==> flow/design.v <==
`timescale 1ns/1ns
 typedef logic [1:0]         u2_t;
 typedef logic [2:0]         u3_t;
 typedef logic signed [2:0]  s3_t;
 typedef logic [3:0]         u4_t;
 typedef logic signed [3:0]  s4_t;
 typedef logic [4:0]         u5_t;
 typedef logic [5:0]         u6_t;
 typedef logic [6:0]         u7_t;
 typedef logic [7:0]         u8_t;
 typedef logic signed [7:0]  s8_t;
 typedef logic [8:0]         u9_t;
 typedef logic signed [8:0]  s9_t;
 typedef logic [9:0]         u10_t;
 typedef logic signed [9:0]  s10_t;
 typedef logic [10:0]        u11_t;
 typedef logic signed [10:0] s11_t;
 typedef logic [11:0]        u12_t;
 typedef logic signed [11:0] s12_t;
 typedef logic [15:0]        u16_t;
 typedef logic signed [15:0] s16_t;
 typedef logic [16:0]        u17_t;
 typedef logic signed [16:0] s17_t;
 typedef logic [17:0]        u18_t;
 typedef logic signed [17:0] s18_t;
 typedef logic [19:0]        u20_t;
 typedef logic signed [19:0] s20_t;
 typedef logic [23:0]        u24_t;
 typedef logic signed [23:0] s24_t;
 typedef logic [27:0]        u28_t;
 typedef logic signed [27:0] s28_t;
 typedef logic [28:0]        u29_t;
 typedef logic signed [28:0] s29_t;
 typedef logic [31:0]        u32_t;
 typedef logic signed [31:0] s32_t;
 typedef logic [32:0]        u33_t;
 typedef logic signed [32:0] s33_t;
 typedef logic [33:0]        u34_t;
 typedef logic signed [33:0] s34_t;
 typedef logic [47:0]        u48_t;
 typedef logic signed [47:0] s48_t;
 typedef logic [63:0]        u64_t;
 typedef logic signed [63:0] s64_t;
module i8mac (
  input  logic clk     ,  
  input  logic xreset  ,  
  input  logic aen     ,  
  input  logic acl     ,  
  input  logic rdy     ,  
  input  logic ivalid  ,  
  input  s8_t  in_d    ,  
  input  s8_t  fil_d   ,  
  input  s32_t bias    ,  
  input  s9_t  in_offs ,  
  input  s9_t  out_offs,
  input  s18_t out_mult,
  input  u8_t  out_shift,
  output s8_t  accd    ,  
  output logic acvalid    
);
  s32_t acc;
  s32_t accm;
  s32_t xx;
  u32_t mask, th, rem;
  logic [3:0] aen_d;
  logic cl, en, ben, en1;
  s8_t  in_d1, fil_d1;
  s18_t accn;
  assign cl = rdy && acl;
  assign en = rdy && aen && ivalid;
  assign ben = rdy && !aen && aen_d[0];
  always@(posedge clk) begin
    in_d1 <= in_d;
    fil_d1 <= fil_d;
    en1 <= en;
  end
  assign accn = 9'(s9_t'(in_d1) + in_offs) * s9_t'(fil_d1);
  always@(posedge clk) begin
    if(cl) begin
      acc <= 'd0;
    end else begin
      acc <= acc + (en1 ? s32_t'(accn) : 32'sd0) + (ben ? bias : 32'sd0);
    end
  end
  always@(posedge clk) begin
    if(!xreset) begin
      aen_d <= 'd0;
    end else if(rdy) begin
      aen_d <= {aen_d[2:0], aen};
    end
    if(!xreset) begin
        acvalid <= '0;
    end else if(!aen_d[0] && aen_d[1]) begin		 
        xx <= s48_t'(acc * out_mult) >>> 16;
    end else if(!aen_d[1] && aen_d[2]) begin	 
        accd <= accm < -128 ? -128 : accm > 127 ? 127 : accm[7:0];
        acvalid <= '1;
    end else begin
        acvalid <= '0;
    end
  end
  assign mask = (1 << out_shift) - 1;
  assign th = (mask >> 1) + (acc < 0);
  assign rem = xx & mask;
  assign accm = signed'(((xx >>> out_shift) + out_offs) + ((rem > th)?1:0));
endmodule
# From RTL to reports: i8mac
# What the tools print for i8mac, step after step.
# Lines are those of the file above, counted from 1.
# Operators carry their Yosys type and port widths (W data, S select, Z words).
# Library cell names are shortened.
# The mark n/a stands for no value.
[setup] top="i8mac" clock="clk" lib="sky130hd" pvt_corner="tt_025C_1v80"

# Elaborated design
# Yosys after proc, flatten, opt, wreduce and memory -nomap, before mapping. Enables and synchronous resets that opt folds into registers are not counted as muxes. Memory bits, and registers merged into a memory's read port (data or address), are not among the register bits. Print and check cells are not counted. Equal cells are merged and count once.
[bits] elab_cells=42 register_bits=93 inputBits=98
[classes] addsub=7 bitwise=2 mul=2 reduce_and_logical=12 shift=2 cmp=4 muxes=5
[ops] cell="$mul A32 B18 Y48" count=1
[ops] cell="$mul A9 B8 Y17" count=1
[ops] cell="$add A32 B32 Y32" count=2
[ops] cell="$mux W32" count=2
[ops] cell="$shl A2 B8 Y32 const A" count=1
[ops] cell="$add A31 B1 Y32" count=1
[ops] cell="$lt A32 B1 Y1 const B" count=1
[ops] cell="$add A32 B2 Y32" count=1
[ops] cell="$sub A32 B2 Y32 const B" count=1
[ops] cell="$gt A32 B32 Y1" count=1
[ops] cell="$and A32 B32 Y32" count=1
[ops] cell="$gt A32 B8 Y1 const B" count=1
[ops] cell="$lt A32 B8 Y1 const B" count=1
[ops] cell="$sshr A32 B8 Y32" count=1
[ops] cell="$add A32 B9 Y32" count=1
[ops] cell="$add A8 B9 Y9" count=1
[ops] cell="$mux W8" count=1
[ops] cell="$logic_and A1 B1 Y1" count=7
[ops] cell="$logic_not A1 Y1" count=3
[ops] cell="$reduce_and A3 Y1" count=1
[ops] cell="$reduce_and A2 Y1" count=1
[ops] cell="$mux W1" count=2
[ops] cell="$not A1 Y1" count=1

# Longest topological paths
# Depth = most cells in a row (Yosys ltp): at word level without a register or memory, in the mapped netlist without a sequential cell, where the memories' decode and read muxes count.
[logic_depth] word_depth=8 abc_area=0 ltp_mapped=45 depth_no_buf=39

# Netlist
# Yosys stat after the flow's synthesis: flattened, memories mapped to cells. It holds for the ABC_AREA given above (unset counts as 0); a run with the other value may have another netlist.
[types] type="fa_1" count=634 area_total_um2=1.27E+04
[types] type="ha_1" count=247 area_total_um2=3.09E+03
[types] type="inv_1" count=627 area_total_um2=2.35E+03
[types] type="nand2_1" count=501 area_total_um2=1.88E+03
[types] type="and2_1" count=271 area_total_um2=1.7E+03
[types] type="edfxtp_1" count=40 area_total_um2=1.2E+03
[types] type="dfxtp_1" count=53 area_total_um2=1.06E+03
[types] type="xnor2_1" count=85 area_total_um2=744.464
[types] type="a21oi_1" count=136 area_total_um2=680.653
[types] type="mux2i_1" count=66 area_total_um2=660.634
[types] type="clkbuf_1" count=172 area_total_um2=645.619
[types] type="o21ai_0" count=121 area_total_um2=605.581
[types] type="nor2_1" count=142 area_total_um2=533.011
[types] type="a21o_1" count=65 area_total_um2=487.968
[types] type="mux2_2" count=41 area_total_um2=461.693
[types] type="xor2_1" count=45 area_total_um2=394.128
[types] type="nand2b_1" count=58 area_total_um2=362.848
[types] type="nor2b_1" count=40 area_total_um2=250.24
# Not listed: further types 67, cells in them 368.
[synth_totals] flip_flops=93 n_buf=187 yosys_area_mm2=0.0324736 mapped_cells=3712

# Timing after synthesis
# Source: OpenSTA report_checks on the synthesized netlist (no wires, ideal clock, input and output delay 20% of the period each), path of least setup slack; recovery checks are left aside. Register names are those of the netlist, which keeps one name where synthesis merged equal registers.
[synth_timing] path_kind="input-to-reg" startpoint="input out_shift[1]" endpoint="register accd[0]" required_ps=10616 input_delay_ps=2180 stages=41 path_delay_ps=8875 tclk_ps=10900 slack_ps=-155 arrival_ps=10771 setup_time_ps=284 launch_ps=2180 n_path_buf=7 synth_period_reached_ps=11055
# "path_delay_ps" is the arrival time less input delay plus setup time.
# "stages" counts driving pins, that of a launching flip-flop among them; a cell with two outputs on the path counts twice.
# "synth_period_reached_ps" = period - worst setup slack (recovery checks aside). The figure is calculated, with input and output delays left at 20% of the set period.
# Between the ends stands the longest chain of elaborated cells between them, by number of cells; it is not shown to be the way that was timed. Of several equally long chains one is given.
# Each line given opens the expression or statement behind the cell; cells for indexed reads and writes are added by Yosys, which also makes memories of some case tables.
[synth_between] path_cell_list="clkbuf_1 > buf_1 > clkbuf_1 > buf_1 > nor2_1 > nand2_1 > ha_1 > clkbuf_1 > clkbuf_1 > clkbuf_1 > xor2_1 > ha_1 > and2_1 > o21ai_0 > or3_1 > or3_1 > nor3b_1 > a21oi_1 > [5 not listed] > nor2b_1 > o21ai_0 > nand2b_1 > a211oi_1 > a32oi_1 > fa_1 > inv_1 > fa_1 > nor2b_4 > o31a_1 > o31ai_4 > a21oi_2 > or4_1 > a22o_1 > a211oi_2 > nand4_1 > o41ai_4 > a22oi_1" elab_chain_cells=8 cone_cells=12 cone_lines=5 classes_between="add/sub: 4; compare: 3; shift: 2; mux: 2; logic: 1"
[synth_rtl] item="start, declared" line_no=57 source="input  u8_t  out_shift,"
[synth_rtl] item="$shl A2 B8 Y32" line_no=102 source="assign mask = (1 << out_shift) - 1;"
[synth_rtl] item="$sub A32 B2 Y32" line_no=102
[synth_rtl] item="$add A31 B1 Y32" line_no=103 source="assign th = (mask >> 1) + (acc < 0);"
[synth_rtl] item="$gt A32 B32 Y1" line_no=105 source="assign accm = signed'(((xx >>> out_shift) + out_offs) + ((rem > th)?1:0));"
[synth_rtl] item="$mux W1" line_no=105
[synth_rtl] item="$add A32 B2 Y32" line_no=105
[synth_rtl] item="$gt A32 B8 Y1" line_no=96 source="accd <= accm < -128 ? -128 : accm > 127 ? 127 : accm[7:0];"
[synth_rtl] item="$mux W8" line_no=96
[synth_rtl] item="end, assigned" line_no=96
[synth_rtl] item="end, declared" line_no=58 source="output s8_t  accd    ,"

# Timing after layout
# From the final timing report of run 1: the path of least setup slack in the routed layout; clock arrival at registers is part of the times.
# The report prints the path's times to 10 ps; the period is as set.
[layout_timing] path_kind="input-to-reg" startpoint="input out_shift[4]" endpoint="register accd[4]" input_delay_ps=4320 arrival_ps=15700 launch_ps=4320 tclk_ps=21600 slack_ps=6030 n_path_buf=1 required_ps=21730 setup_time_ps=280 stages=38
# Between the ends stands the longest chain of elaborated cells between them, by number of cells; it is not shown to be the way that was timed. Of several equally long chains one is given.
[layout_between] path_cell_list="clkdlybuf4s50_1 > clkinv_1 > nand2_1 > or3_1 > nor2_1 > nand2_1 > ha_1 > xor2_1 > ha_1 > and2_1 > o21ai_0 > or3_1 > or3_1 > nor3b_1 > a21oi_1 > ha_1 > nor2b_1 > o21ai_0 > [2 not listed] > nor2b_1 > o21ai_0 > nand2b_1 > a211oi_1 > a32oi_1 > fa_1 > inv_1 > fa_1 > nor2b_4 > o31a_1 > o31ai_4 > a21oi_2 > or4_1 > a22o_1 > a211oi_2 > nand4_1 > o41ai_4 > a22oi_1" elab_chain_cells=8 cone_cells=12 cone_lines=5 classes_between="add/sub: 4; compare: 3; shift: 2; mux: 2; logic: 1"
[layout_rtl] item="start, declared" line_no=57 source="input  u8_t  out_shift,"
[layout_rtl] item="$shl A2 B8 Y32" line_no=102 source="assign mask = (1 << out_shift) - 1;"
[layout_rtl] item="$sub A32 B2 Y32" line_no=102
[layout_rtl] item="$add A31 B1 Y32" line_no=103 source="assign th = (mask >> 1) + (acc < 0);"
[layout_rtl] item="$gt A32 B32 Y1" line_no=105 source="assign accm = signed'(((xx >>> out_shift) + out_offs) + ((rem > th)?1:0));"
[layout_rtl] item="$mux W1" line_no=105
[layout_rtl] item="$add A32 B2 Y32" line_no=105
[layout_rtl] item="$gt A32 B8 Y1" line_no=96 source="accd <= accm < -128 ? -128 : accm > 127 ? 127 : accm[7:0];"
[layout_rtl] item="$mux W8" line_no=96
[layout_rtl] item="end, assigned" line_no=96
[layout_rtl] item="end, declared" line_no=58 source="output s8_t  accd    ,"

# Stored flow runs of i8mac (2 of them; Yosys, OpenROAD, sky130hd). They differ in their settings and are not a sequence. Constraints: input delay and output delay 20% of the set period each, output load 0.01 pF.
# "achievedPeriod_ps": clock period set for the run, less the worst setup slack. It is reckoned from that one timing run; input and output delays stay at 20% of the period that was set.
run="run 1" settings period_ns=21.6 CORE_UTILIZATION=62 SETUP_SLACK_MARGIN=5.0 PLACE_DENSITY=0.5 TNS_END_PERCENT=15 ABC_AREA=0 GPL_TIMING_DRIVEN=1 CAP_MARGIN=20 CORE_MARGIN=2 SLEW_MARGIN=20
run="run 1" results synth_chip_area_mm2=0.0324736 die_mm2=0.0542238 cell_area_final_mm2=0.0341965 setup_worst_slack_ps=6027 setup_tns_ps=0 final_hold_ws_ps=459 achievedPeriod_ps=15573
run="run 2" settings period_ns=9.51 CORE_UTILIZATION=39 SETUP_SLACK_MARGIN=2.3 PLACE_DENSITY=0.86 CORE_MARGIN=6 GPL_TIMING_DRIVEN=1 CAP_MARGIN=5 MAX_ROUTING_LAYER="met5" SLEW_MARGIN=20
run="run 2" results synth_chip_area_mm2=0.0324736 die_mm2=0.0903363 cell_area_final_mm2=0.0390224 setup_worst_slack_ps=-240 setup_tns_ps=-913 final_hold_ws_ps=511 achievedPeriod_ps=9750

==> flow/design.v <==
`timescale 1ns/1ns
 typedef logic [1:0]         u2_t;
 typedef logic [2:0]         u3_t;
 typedef logic signed [2:0]  s3_t;
 typedef logic [3:0]         u4_t;
 typedef logic signed [3:0]  s4_t;
 typedef logic [4:0]         u5_t;
 typedef logic [5:0]         u6_t;
 typedef logic [6:0]         u7_t;
 typedef logic [7:0]         u8_t;
 typedef logic signed [7:0]  s8_t;
 typedef logic [8:0]         u9_t;
 typedef logic signed [8:0]  s9_t;
 typedef logic [9:0]         u10_t;
 typedef logic signed [9:0]  s10_t;
 typedef logic [10:0]        u11_t;
 typedef logic signed [10:0] s11_t;
 typedef logic [11:0]        u12_t;
 typedef logic signed [11:0] s12_t;
 typedef logic [15:0]        u16_t;
 typedef logic signed [15:0] s16_t;
 typedef logic [16:0]        u17_t;
 typedef logic signed [16:0] s17_t;
 typedef logic [17:0]        u18_t;
 typedef logic signed [17:0] s18_t;
 typedef logic [19:0]        u20_t;
 typedef logic signed [19:0] s20_t;
 typedef logic [23:0]        u24_t;
 typedef logic signed [23:0] s24_t;
 typedef logic [27:0]        u28_t;
 typedef logic signed [27:0] s28_t;
 typedef logic [28:0]        u29_t;
 typedef logic signed [28:0] s29_t;
 typedef logic [31:0]        u32_t;
 typedef logic signed [31:0] s32_t;
 typedef logic [32:0]        u33_t;
 typedef logic signed [32:0] s33_t;
 typedef logic [33:0]        u34_t;
 typedef logic signed [33:0] s34_t;
 typedef logic [47:0]        u48_t;
 typedef logic signed [47:0] s48_t;
 typedef logic [63:0]        u64_t;
 typedef logic signed [63:0] s64_t;
module rv_regf 
  # (parameter Nregs = 16)
  (
  input  logic clk,
  input  u5_t  ars1,	 
  input  u5_t  ars2,	 
  output u32_t rs1,	 
  output u32_t rs2,	 
  input  u5_t  awd,	 
  input  logic we,	 
  input  u32_t wd	 
  );
  u32_t regf[Nregs];	 
  always @(posedge clk) begin
    if(awd > 0 && we)
      regf[awd] <= wd;
  end
  always_comb begin
    if(ars1 == 5'd0)
      rs1 <= 32'd0;
    else
      rs1 <= regf[ars1];
    if(ars2 == 5'd0)
      rs2 <= 32'd0;
    else
      rs2 <= regf[ars2];
  end
endmodule
-- Reports on rv_regf
What the tools print for rv_regf, step after step.
Lines are those of the file above, counted from 1.
A cell with - has no value.
- top: rv_regf
- clock input: clk
- standard-cell library: sky130hd
- timing corner: tt_025C_1v80

-- After elaboration
Counts by Yosys on the flattened word-level netlist (proc, flatten, opt, wreduce; memories kept). Register bits leave out memories and registers merged into their read ports (data or address); mux counts leave out enables and synchronous resets folded into registers. Print and check cells are left out. Cells with the same type and inputs are merged into one.
Memory sizes are those after Yosys's memory passes, which may raise the word count (mostly to a power of two), join words into wider ones and drop unused or constant bits.
- bits in writable memories: 512
- flip-flop bits (word level) at 0
- noted output and inout port bits: 64
- bits in read-only memories: 0
- bits in latches at 0
- noted memories: 1
- noted input bits: 49
- word-level cells: 10
- noted word width x clocked read ports: 0
- $mul at 0
- add/sub/neg operators: 0
- magnitude comparators at 1
- div/mod/pow operators at 0
- reductions and logical operators at 3
- noted shift-type cells: 0
- noted mux-type cells: 5
- noted equal/unequal tests: 0
- bitwise operators at 0
- memories (name ; depth ; bits a word ; read ports ; write ports ; line ; RTL):
    regf ; 16 ; 32 ; 2 ; 1 ; 56 ; u32_t regf[Nregs];
- operators by type and width (cell ; count):
    2-to-1 mux 32 bit ; 3
    logical NOT 5 bit ; 2
    > comparator 5 x 1 -> 1 bit (second input constant) ; 1
    2-to-1 mux 4 bit ; 1
    logical AND 1 bit ; 1
    2-to-1 mux 1 bit ; 1

-- Longest topological paths
Depth = most cells in a row (Yosys ltp): at word level without a register or memory, in the mapped netlist without a sequential cell, where the memories' decode and read muxes count.
- depth after elaboration: 3
- ABC_AREA at 1
- gate-level depth with buffers: 10
- noted gate-level depth less buffers: 8

-- Mapped cells and area
The flow's flattened synthesis, as Yosys stat reports it; memories are mapped. The netlist is that of the ABC_AREA named above (0 if unset); the other value can give another one.
The area totals of this step are shown rounded.
- cells by type (type ; count ; total area (um2)):
    sky130_fd_sc_hd__edfxtp_1 ; 512 ; 1.54E+04
    sky130_fd_sc_hd__nand2_1 ; 722 ; 2.71E+03
    sky130_fd_sc_hd__nand3_1 ; 410 ; 2.05E+03
    sky130_fd_sc_hd__inv_1 ; 411 ; 1542.73
    sky130_fd_sc_hd__a21oi_1 ; 244 ; 1.22E+03
    sky130_fd_sc_hd__o21ai_0 ; 209 ; 1.05E+03
    sky130_fd_sc_hd__nor2_1 ; 208 ; 780.749
    sky130_fd_sc_hd__o211ai_1 ; 61 ; 457.939
    sky130_fd_sc_hd__buf_2 ; 71 ; 355.341
    sky130_fd_sc_hd__clkbuf_1 ; 64 ; 240.23
    sky130_fd_sc_hd__buf_6 ; 21 ; 236.477
    sky130_fd_sc_hd__buf_4 ; 28 ; 210.202
    sky130_fd_sc_hd__o21ai_1 ; 29 ; 145.139
    sky130_fd_sc_hd__buf_1 ; 19 ; 71.318
    sky130_fd_sc_hd__nor2_4 ; 2 ; 22.522
    sky130_fd_sc_hd__inv_2 ; 4 ; 15.014
    sky130_fd_sc_hd__inv_4 ; 2 ; 12.512
    sky130_fd_sc_hd__nor4_2 ; 1 ; 12.512
Not listed: further types 6, cells in them 6.
- area of sequential cells: 0.01537 mm2
- flip-flop cells at 512
- noted buffer cells: 203
- chip area (Yosys): 0.02655 mm2
- cell count: 3024

-- Worst setup path after synthesis
Source: OpenSTA report_checks on the synthesized netlist (no wires, ideal clock, input and output delay 20% of the period each), path of least setup slack; recovery checks are left aside. Register names are those of the netlist, which keeps one name where synthesis merged equal registers.
- path kind: in2reg
- start point: input awd[2]
- end point: memory regf[11][0]
- noted delay of the path: 2.232 ns
- data arrival time at 2.973 ns
- stages: 6
- clock period at 5.81 ns
- noted launch time at the first pin: 1.162 ns
- library setup time at 0.421 ns
- required time: 5.389 ns
- path slack: 2.416 ns
- noted path buffers: 0
- noted external input delay: 1.162 ns
- period reached after synthesis at 3.394 ns
"delay of the path" is the arrival time less input delay plus setup time.
"stages" counts driving pins, that of a launching flip-flop among them; a cell with two outputs on the path counts twice.
"period reached after synthesis" is the clock period less the worst setup slack; recovery checks do not enter. This is arithmetic on one report: input and output delays are still those of the set period (20% each).
Between the ends stands the longest chain of elaborated cells between them, by number of cells; it is not shown to be the way that was timed. Of several equally long chains one is given.
A line is the first line of the expression or statement that the cell stems from. Yosys adds cells for indexed reads and writes and turns some case tables into memories.
Only ways into the end's enable, where the timed path ends, are counted here.
- path through: sky130_fd_sc_hd__nor2_1 sky130_fd_sc_hd__nand2_1 sky130_fd_sc_hd__o21ai_0 sky130_fd_sc_hd__inv_1 sky130_fd_sc_hd__nand3_1 sky130_fd_sc_hd__nor2_1
- length of the longest elaborated chain: 3
- elaborated cells on any way between the ends: 4
- RTL lines with such cells at 1
- classes of those cells: 1 x compare; 2 x mux; 1 x reduce/logical
- ends and longest elaborated chain, after synthesis (item ; line ; RTL):
    start, declared ; 52 ; input u5_t awd,
    > comparator 5 x 1 -> 1 bit ; 58 ; if(awd > 0 && we)
    logical AND 1 bit ; 58 ;
    2-to-1 mux 4 bit ; 58 ;
    end, declared ; 56 ; u32_t regf[Nregs];

-- Worst path after layout
Path of least setup slack in the final report of run A (OpenROAD, finished layout, wires in). Where an end is a register, its clock arrival counts in the times.
- path kind: in2out
- start point: input ars2[0]
- end point: output rs2[8]
- data arrival time at 3.64 ns
- noted path buffers: 3
- stages: 9
- noted external input delay: 1.00 ns
- noted launch time at the first pin: 1.00 ns
- output delay: 1.00 ns
- required time: 3.99 ns
- clock period at 4.99 ns
- path slack: 0.36 ns
Between the ends stands the longest chain of elaborated cells between them, by number of cells; it is not shown to be the way that was timed. Of several equally long chains one is given.
The chain passes a memory read, where the word-level depth is cut; so it can be longer than that depth.
- path through: sky130_fd_sc_hd__buf_8 sky130_fd_sc_hd__buf_4 sky130_fd_sc_hd__nor2_1 sky130_fd_sc_hd__nor2_1 sky130_fd_sc_hd__nand2_1 sky130_fd_sc_hd__nand3_1 sky130_fd_sc_hd__nand3_1 sky130_fd_sc_hd__a21oi_1 sky130_fd_sc_hd__clkdlybuf4s50_1
- length of the longest elaborated chain: 2
- elaborated cells on any way between the ends: 3
- RTL lines with such cells at 2
- classes of those cells: 1 x mux; 1 x reduce/logical; 1 x memory
- ends and longest elaborated chain, after layout (item ; line ; RTL):
    start, declared ; 49 ; input u5_t ars2,
    memory read (16 x 32 bit) ; 56 ; u32_t regf[Nregs];
    2-to-1 mux 32 bit ; 66 ; if(ars2 == 5'd0)
    end, declared ; 51 ; output u32_t rs2,

Measured results for rv_regf: 2 stored runs of the Yosys and OpenROAD flow on sky130hd. The settings differ; the order carries no meaning. The constraints put input and output delay at 20% of the set period each and load the outputs with 0.01 pF.
"period achieved" = clock period - worst setup slack. The figure is calculated, with input and output delays left at 20% of the set period.
"critical setup path time" is the time allowed to the run's worst setup path (the clock period less input and output delay, where it has them) less its slack. Clock arrival times count: a late capture clock shortens it, a late launch clock lengthens it.
"power": no workload was simulated; the value follows from the tool's default switching activity.
The results are shown rounded.

Run A

==> flow/run.sh <==
#!/bin/bash
# the make line also repeats the synthesis and layout settings of config.mk as NAME=value (left out here)
make -C /OpenROAD-flow-scripts/flow DESIGN_CONFIG=/design/flow/config.mk WORK_HOME=/design/flow/orfs CLKGATE_MAP_FILE= finish
==> flow/config.mk <==
export PLATFORM = sky130hd
export DESIGN_NAME = rv_regf
export DESIGN_NICKNAME = rv_regf
export VERILOG_FILES = /design/flow/design.v
export SDC_FILE = /design/flow/constraint.sdc
export NUM_CORES = 4
export LEC_CHECK = 0
export ABC_AREA = 1
export CAP_MARGIN = 0
export CELL_PAD_IN_SITES_DETAIL_PLACEMENT = 0
export CORE_ASPECT_RATIO = 1.08
export CORE_MARGIN = 10
export CORE_UTILIZATION = 54
export CTS_CLUSTER_DIAMETER = 72
export MAX_ROUTING_LAYER = met5
export MIN_ROUTING_LAYER = met1
export PLACE_DENSITY_LB_ADDON = 0.07
export SETUP_SLACK_MARGIN = -0.42
export SLEW_MARGIN = 40
export TNS_END_PERCENT = 60
==> flow/constraint.sdc <==
create_clock -name core_clock -period 4.99 [get_ports {clk}]
set_input_delay 0.9980 -clock core_clock [delete_from_list [all_inputs] [get_ports {clk}]]
set_output_delay 0.9980 -clock core_clock [all_outputs]
set_load 0.01 [all_outputs]

Measured in run A:
- netlist area reported by Yosys at 0.02655 mm2
- die size: 0.05844 mm2
- standard-cell area after routing at 0.02979 mm2
- noted the post-layout utilization: 0.612
- setup slack of the worst path at 0.357 ns
- noted the sum of negative setup slack: 0.000 ns
- noted the worst-case hold slack: 1.326 ns
- noted the power: 9,921 uW
- period achieved at 4.633 ns
- critical setup path time: 2.64 ns
- worst path kind: in2out

Run B

==> flow/run.sh <==
#!/bin/bash
# the make line also repeats the synthesis and layout settings of config.mk as NAME=value (left out here)
make -C /OpenROAD-flow-scripts/flow DESIGN_CONFIG=/design/flow/config.mk WORK_HOME=/design/flow/orfs CLKGATE_MAP_FILE= finish
==> flow/config.mk <==
export PLATFORM = sky130hd
export DESIGN_NAME = rv_regf
export DESIGN_NICKNAME = rv_regf
export VERILOG_FILES = /design/flow/design.v
export SDC_FILE = /design/flow/constraint.sdc
export NUM_CORES = 4
export LEC_CHECK = 0
export CAP_MARGIN = 20
export CORE_MARGIN = 2
export CORE_UTILIZATION = 40
export SLEW_MARGIN = 20
==> flow/constraint.sdc <==
create_clock -name core_clock -period 6.27 [get_ports {clk}]
set_input_delay 1.2540 -clock core_clock [delete_from_list [all_inputs] [get_ports {clk}]]
set_output_delay 1.2540 -clock core_clock [all_outputs]
set_load 0.01 [all_outputs]

Measured in run B:
- netlist area reported by Yosys at 0.02383 mm2
- die size: 0.06153 mm2
- standard-cell area after routing at 0.02758 mm2
- noted the post-layout utilization: 0.468
- setup slack of the worst path at 0.757 ns
- noted the sum of negative setup slack: 0.000 ns
- noted the worst-case hold slack: 1.582 ns
- noted the power: 7,740 uW
- period achieved at 5.513 ns
- critical setup path time: 3.01 ns
- worst path kind: in2out

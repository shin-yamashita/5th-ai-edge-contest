==> flow/design.v <==
`timescale 1ns/1ns
 typedef logic [1:0]         u2_t;
 typedef logic [2:0]         u3_t;
 typedef logic signed [2:0]  s3_t;
 typedef logic [3:0]         u4_t;
 typedef logic signed [3:0]  s4_t;
 typedef logic [4:0]         u5_t;
 typedef logic [5:0]         u6_t;
 typedef logic [6:0]         u7_t;
 typedef logic [7:0]         u8_t;
 typedef logic signed [7:0]  s8_t;
 typedef logic [8:0]         u9_t;
 typedef logic signed [8:0]  s9_t;
 typedef logic [9:0]         u10_t;
 typedef logic signed [9:0]  s10_t;
 typedef logic [10:0]        u11_t;
 typedef logic signed [10:0] s11_t;
 typedef logic [11:0]        u12_t;
 typedef logic signed [11:0] s12_t;
 typedef logic [15:0]        u16_t;
 typedef logic signed [15:0] s16_t;
 typedef logic [16:0]        u17_t;
 typedef logic signed [16:0] s17_t;
 typedef logic [17:0]        u18_t;
 typedef logic signed [17:0] s18_t;
 typedef logic [19:0]        u20_t;
 typedef logic signed [19:0] s20_t;
 typedef logic [23:0]        u24_t;
 typedef logic signed [23:0] s24_t;
 typedef logic [27:0]        u28_t;
 typedef logic signed [27:0] s28_t;
 typedef logic [28:0]        u29_t;
 typedef logic signed [28:0] s29_t;
 typedef logic [31:0]        u32_t;
 typedef logic signed [31:0] s32_t;
 typedef logic [32:0]        u33_t;
 typedef logic signed [32:0] s33_t;
 typedef logic [33:0]        u34_t;
 typedef logic signed [33:0] s34_t;
 typedef logic [47:0]        u48_t;
 typedef logic signed [47:0] s48_t;
 typedef logic [63:0]        u64_t;
 typedef logic signed [63:0] s64_t;
module rv_sio (
    input  logic clk,
    input  logic xreset,
    input  u5_t  adr,
    input  logic cs,
    input  logic rdy,
    input  u4_t  we,
    input  logic re,
    output logic irq,
    input  u32_t dw,
    output u32_t dr,
    output logic txd,
    input  logic rxd,
    input  logic dsr,
    output logic dtr,
    output logic txen
    );
    u8_t  rfifo[4], tfifo[4];
    logic [1:0] rrp, rwp;
    logic [1:0] trp, twp;
    u8_t  tx, rx;
    u3_t  tbc, rbc;
    logic [1:0] rxlp;
    logic [1:0] inte, irq0;
    logic idsr;
    logic sndbrk;
    logic [13:0] br, tbrc, rbrc;
    logic txf, rxe, rxf;
    logic cs0, re1;
    typedef enum logic [1:0] {Idle, StartBit, Trans, StopBit} state_t;
    state_t rst, tst;
    assign cs0 = cs && adr[4:2] == 3'd0;
    assign dr = re1 ? {16'(br), {sndbrk, 1'b0, inte[1], irq0[1], inte[0], irq0[0], txf, rxe}, rfifo[rrp]} : 'd0;
    assign txf = 2'(twp + 'd1) == trp;
    assign rxe = (rwp == rrp);
    assign rxf = 2'(rwp - rrp) > 'd1;
    assign irq0[1] = (inte[1] && !rxe);
    assign irq0[0] = (inte[0] && !txf);
    assign irq     = irq0[0] | irq0[1];
    always_ff @(posedge clk) begin
        if(rdy) begin
            re1 <= cs0 && re;
        end
        if(!xreset) begin
            br   <= 'd10;
            rrp  <= 'd0;
            twp  <= 'd0;
            inte <= 2'b00;
            sndbrk <= 1'b0;
        end else begin
            if(cs0 && rdy) begin
                if(we[0]) begin
                    tfifo[twp] <= dw[7:0];
                    twp <= twp + 'd1;
                end
                if(we[1] && dw[8]) begin
                    rrp <= rrp + 'd1;
                end
                if(we[1]) begin
                    sndbrk  <= dw[15];	 
                    inte[1] <= dw[13];	 
                    inte[0] <= dw[11];	 
                end
                if(we[3]) begin
                    br[13:8] <= dw[29:24];
                end
                if(we[2]) begin
                    br[7:0] <= dw[23:16];
                end
            end
        end
    end
    always_ff @(posedge clk) begin  
        if(!xreset) begin
            tbrc <= 'd2;
            txd  <= 1'b1;
            txen <= 1'b0;
            trp  <= 'd0;
            tst  <= Idle;
            idsr <= 1'b0;
        end else begin
            if(tbrc == 'd1) begin
                idsr <= dsr;
                tbrc <= br;
                case (tst)
                Idle: begin
                    if(!((twp == trp) || idsr)) begin
                        tx  <= tfifo[trp];
                        trp <= trp + 'd1;
                        tst <= StartBit;
                    end
                    txd  <= !sndbrk;
                    txen <= 1'b0;
                    tbc  <= 3'd0;
                    end
                StartBit: begin
                    tst  <= Trans;
                    txd  <= 1'b0;
                    txen <= 1'b1;
                    end
                Trans: begin
                    tx  <= {1'b0, tx[7:1]};
                    txd <= tx[0];
                    tbc <= tbc + 'd1;
                    if(tbc == 'd7) begin
                        tst <= StopBit;
                    end
                end
                StopBit: begin
                    txd <= 1'b1;
                    tst <= Idle;
                    end
                default:
                    tst <= Idle;
                endcase
            end else begin
                tbrc <= tbrc - 'd1;
            end
        end
    end
    always_ff @(posedge clk) begin  
        rxlp <= {rxlp[0], rxd};
        dtr <= rxf;
        if(!xreset) begin
            rbrc <= 'd2;
            rst  <= Idle;
            rwp  <= 'd0;
        end else begin
            if(rst == Idle) begin
                if(rxlp == 2'b10) begin   
                    rbrc <= {1'b0,br[13:1]};
                    rst  <= StartBit;
                end
            end else if(rbrc == 'd1) begin
                rbrc <= br;
                case (rst)
                StartBit: begin
                    rst <= Trans;
                    rbc <= 3'd0;
                end
                Trans: begin
                    rx  <= {rxlp[1], rx[7:1]};	 
                    rbc <= rbc + 'd1;
                    if(rbc == 'd7) begin
                        rfifo[rwp] <= {rxlp[1], rx[7:1]};
                        rwp <= rwp + 'd1;
                        rst <= Idle;
                    end
                end
                default:
                    rst <= Idle;
                endcase
            end else begin
               rbrc <= rbrc - 'd1;
            end
        end
    end
endmodule
; ---- Tool chain data of rv_sio
; The steps from the RTL of rv_sio to its reports follow in flow order.
; Lines are those of the file above, counted from 1.
; Operators: Yosys type, input widths -> output width; for muxes data width and select width s.
; Library cell names are shortened.
; A cell with - has no value.
[inputs]
top = rv_sio
clock_port = clk
cell_library = sky130hd
corner = tt_025C_1v80

; ---- After elaboration
; Yosys after proc, flatten, opt, wreduce and memory -nomap, before mapping. Print and check cells are not counted. Equal cells are merged and count once.
; Memory sizes are those after Yosys's memory passes, which may raise the word count (mostly to a power of two), join words into wider ones and drop unused or constant bits.
[bits]
reg_bits = 86
latchBits = 0
ram_bits = 64
rom_bits = 0
clocked_rd_ports_x_width = 16
mem_count = 2
inputBits = 48
out_inout_bits = 36
wordCells = 134
[classes]
add_sub_neg = 9
n_mul = 0
div = 0
n_cmp = 1
n_eq = 17
n_shift = 0
mux = 47
n_logic = 3
reduce_and_logical = 32
[memory_table]
columns = name, words, width, read_ports, write_ports, line_no
row1 = rfifo, 4, 8, 1, 1, 61  ; u8_t  rfifo[4], tfifo[4];
row2 = tfifo, 4, 8, 1, 1, 61
[op_table]
columns = cell, n
row1 = $mux 8, 9
row2 = $mux 14, 4
row3 = $mux 2, 18
row4 = $mux 30, 1
row5 = $sub 14x1->14 const B, 2
row6 = $eq 14x1->1 const B, 2
row7 = $reduce_and 4->1, 5
row8 = $pmux 8 s2, 1
row9 = $reduce_and 2->1, 6
row10 = $pmux 3 s2, 2
row11 = $reduce_and 3->1, 3
row12 = $add 2x1->2 const B, 4
row13 = $eq 2x2->1 const B, 4
row14 = $reduce_bool 2->1, 4
row15 = $pmux 2 s4, 1
row16 = $mux 1, 8
row17 = $logic_and 1x1->1, 6
row18 = $eq 2x2->1, 3
row19 = $add 3x1->3 const B, 2
row20 = $eq 3x3->1 const B, 2
row21 = $eq 2x1->1 const B, 2
row22 = $ne 2x2->1 const B, 2
row23 = $logic_not 2->1, 2
row24 = $reduce_bool 4->1, 1
row25 = $pmux 2 s2, 1
row26 = $pmux 1 s4, 1
row27 = $logic_not 1->1, 3
row28 = $ne 3x3->1 const B, 1
; Not listed: further kinds 8, cells in them 9.

; ---- Depth
; Depth = most cells in a row (Yosys ltp): at word level without a register or memory, in the mapped netlist without a sequential cell, where the memories' decode and read muxes count.
[depth]
word_depth = 6
ABC_AREA = 0
mapped_depth = 8
ltp_nobuf = 6

; ---- Mapped cells and area
; The flow's flattened synthesis, as Yosys stat reports it; memories are mapped. The netlist is that of the ABC_AREA named above (0 if unset); the other value can give another one.
[mapped]
mapped_cells = 574
area_um2 = 6951.7
sequential_area_um2 = 3983.8
flip_flops = 156
n_buf = 38
[by_type]
columns = cell_type, n, type_area_um2
row1 = edfxtp_1, 86, 2.58E+03
row2 = dfxtp_1, 70, 1.4E+03
row3 = mux2i_1, 39, 390.374
row4 = mux4_2, 16, 360.346
row5 = and2_1, 38, 237.728
row6 = ha_1, 17, 212.704
row7 = nor2_1, 46, 172.666
row8 = xnor2_1, 17, 148.893
row9 = clkbuf_1, 28, 105.101
row10 = nand2_1, 28, 105.101
row11 = o21ai_0, 20, 100.096
row12 = a21oi_1, 18, 90.086
row13 = mux2_2, 8, 90.086
row14 = nor4_1, 13, 81.328
row15 = nor3_1, 15, 75.072
row16 = inv_1, 17, 63.811
row17 = o22ai_1, 8, 50.048
row18 = or4_1, 6, 45.043
; Other cell types: 39; their cells: 84.

; ---- Worst setup path after synthesis
; OpenSTA on the mapped netlist: ideal clock, no wires. The path of least setup slack (recovery checks aside). Input and output delay are each 20% of the period. Register names are those of the netlist, which keeps one name where synthesis merged equal registers.
[synth_timing]
kind = reg-to-reg
start = register tbrc[0]
end = register tx[0]
tclk_ps = 2200
setup_time_ps = 370
launch_ps = 0
t_arrival_ps = 2002
required_time_ps = 1830
path_slack_ps = -172
delay_ps = 2372
path_stages = 7
n_path_buf = 1
period_less_setup_slack_ps = 2372
; "delay_ps" = arrival - input delay + setup time.
; "path_stages" counts driving pins, that of a launching flip-flop among them; a cell with two outputs on the path counts twice.
; "period_less_setup_slack_ps" is the clock period less the worst setup slack; recovery checks do not enter. This is arithmetic on one report: input and output delays are still those of the set period (20% each).
; Between the ends stands the longest chain of elaborated cells between them, by number of cells; it is not shown to be the way that was timed. Of several equally long chains one is given.
; A line is the first line of the expression or statement that the cell stems from. Yosys adds cells for indexed reads and writes and turns some case tables into memories.
; At most two assigning lines are given for a register; there are more.
[synth_between]
cell_sequence = dfxtp_1 ha_1 or4b_2 nor4_1 buf_2 nand2_1 nor2_1
elab_chain_len = 2
cells_between = 2
lines_between = 1
classes_between = eq/ne (1); reduce/logical (1)
[synth_rtl]
columns = element, line_no
row1 = "start, declared", 70  ; logic [13:0] br, tbrc, rbrc;
row2 = "start, assigned", 127  ; tbrc <= br;
row3 = "start, assigned", 160  ; tbrc <= tbrc - 'd1;
row4 = $eq 14x1->1, 125  ; if(tbrc == 'd1) begin
row5 = $reduce_and 4->1, -
row6 = "end, assigned", 131  ; tx  <= tfifo[trp];
row7 = "end, assigned", 145  ; tx  <= {1'b0, tx[7:1]};
row8 = "end, declared", 64  ; u8_t  tx, rx;

; ---- Worst path after layout
; Path of least setup slack in the final report of run A (OpenROAD, finished layout, wires in). Where an end is a register, its clock arrival counts in the times.
; The path's times are printed in steps of 10 ps; the period is the one set.
[layout_timing]
kind = reg-to-output
start = register (name not given)
end = output dr[7]
tclk_ps = 2380
output_delay_ps = 480
launch_ps = 410
t_arrival_ps = 1730
required_time_ps = 1900
path_slack_ps = 170
path_stages = 6
n_path_buf = 3
[layout_between]
cell_sequence = dfxtp_2 buf_12 buf_6 mux4_2 and2_4 buf_6
[layout_rtl]
columns = element, line_no
row1 = "end, declared", 54  ; output u32_t dr,
; Chain of elaborated cells between the ends: none given.

# Flow runs of rv_sio

Measured results for rv_sio: 2 stored runs of the Yosys and OpenROAD flow on sky130hd. The settings differ; the order carries no meaning. The constraints put input and output delay at 20% of the set period each and load the outputs with 0.01 pF.
"period_less_ws_ps" is the run's clock period less its worst setup slack. It is reckoned from that one timing run; input and output delays stay at 20% of the period that was set.
"worst_setup_path_time_ps" means the part of the period allowed to the worst setup path (the constraints hold back 20% at inputs and 20% at outputs) less its slack; where the path has registers, the arrival times of their clocks count too.
"final_power_mw" rests on the timing tool's default activity at the inputs, not on a simulated workload.
"worst_setup_path_time_ps" is given in steps of 10 ps.

# run A
==> flow/run.sh <==
#!/bin/bash
# the make line also repeats the synthesis and layout settings of config.mk as NAME=value (left out here)
make -C /OpenROAD-flow-scripts/flow DESIGN_CONFIG=/design/flow/config.mk WORK_HOME=/design/flow/orfs CLKGATE_MAP_FILE= finish
==> flow/config.mk <==
export PLATFORM = sky130hd
export DESIGN_NAME = rv_sio
export DESIGN_NICKNAME = rv_sio
export VERILOG_FILES = /design/flow/design.v
export SDC_FILE = /design/flow/constraint.sdc
export NUM_CORES = 4
export LEC_CHECK = 0
export CAP_MARGIN = 20
export CORE_ASPECT_RATIO = 1.77
export CORE_MARGIN = 2
export CORE_UTILIZATION = 58
export GPL_ROUTABILITY_DRIVEN = 0
export HOLD_SLACK_MARGIN = -0.09
export MAX_ROUTING_LAYER = met4
export PLACE_DENSITY_LB_ADDON = 0.13
export SETUP_SLACK_MARGIN = 0.14
export SLEW_MARGIN = 40
==> flow/constraint.sdc <==
create_clock -name core_clock -period 2.38 [get_ports {clk}]
set_input_delay 0.4760 -clock core_clock [delete_from_list [all_inputs] [get_ports {clk}]]
set_output_delay 0.4760 -clock core_clock [all_outputs]
set_load 0.01 [all_outputs]

==> run A: results <==
post_synth_area_um2=6951.7
total_die_area_um2=12913.3
stdcell_area_um2=8682.1
finish.utilization_pct=73.6
final_setup_ws_ps=173
setup_tns_ps=0
fin_hold_ws_ps=377
final_power_mw=6.767
period_less_ws_ps=2207
worst_setup_path_time_ps=1730
path_kind="reg-to-output"

# run B
==> flow/run.sh <==
#!/bin/bash
# the make line also repeats the synthesis and layout settings of config.mk as NAME=value (left out here)
make -C /OpenROAD-flow-scripts/flow DESIGN_CONFIG=/design/flow/config.mk WORK_HOME=/design/flow/orfs CLKGATE_MAP_FILE= finish
==> flow/config.mk <==
export PLATFORM = sky130hd
export DESIGN_NAME = rv_sio
export DESIGN_NICKNAME = rv_sio
export VERILOG_FILES = /design/flow/design.v
export SDC_FILE = /design/flow/constraint.sdc
export NUM_CORES = 4
export LEC_CHECK = 0
export ABC_AREA = 0
export CAP_MARGIN = 10
export CELL_PAD_IN_SITES_GLOBAL_PLACEMENT = 0
export CORE_MARGIN = 3
export CORE_UTILIZATION = 70
export CTS_CLUSTER_DIAMETER = 215
export GPL_TIMING_DRIVEN = 1
export HOLD_SLACK_MARGIN = -0.01
export PLACE_DENSITY = 0.41
export SETUP_SLACK_MARGIN = 0.74
export SLEW_MARGIN = 20
==> flow/constraint.sdc <==
create_clock -name core_clock -period 3.06 [get_ports {clk}]
set_input_delay 0.6120 -clock core_clock [delete_from_list [all_inputs] [get_ports {clk}]]
set_output_delay 0.6120 -clock core_clock [all_outputs]
set_load 0.01 [all_outputs]

==> run B: results <==
post_synth_area_um2=6951.7
total_die_area_um2=11163.0
stdcell_area_um2=8689.6
finish.utilization_pct=91.9
final_setup_ws_ps=555
setup_tns_ps=0
fin_hold_ws_ps=370
final_power_mw=5.446
period_less_ws_ps=2505
worst_setup_path_time_ps=1890
path_kind="reg-to-output"
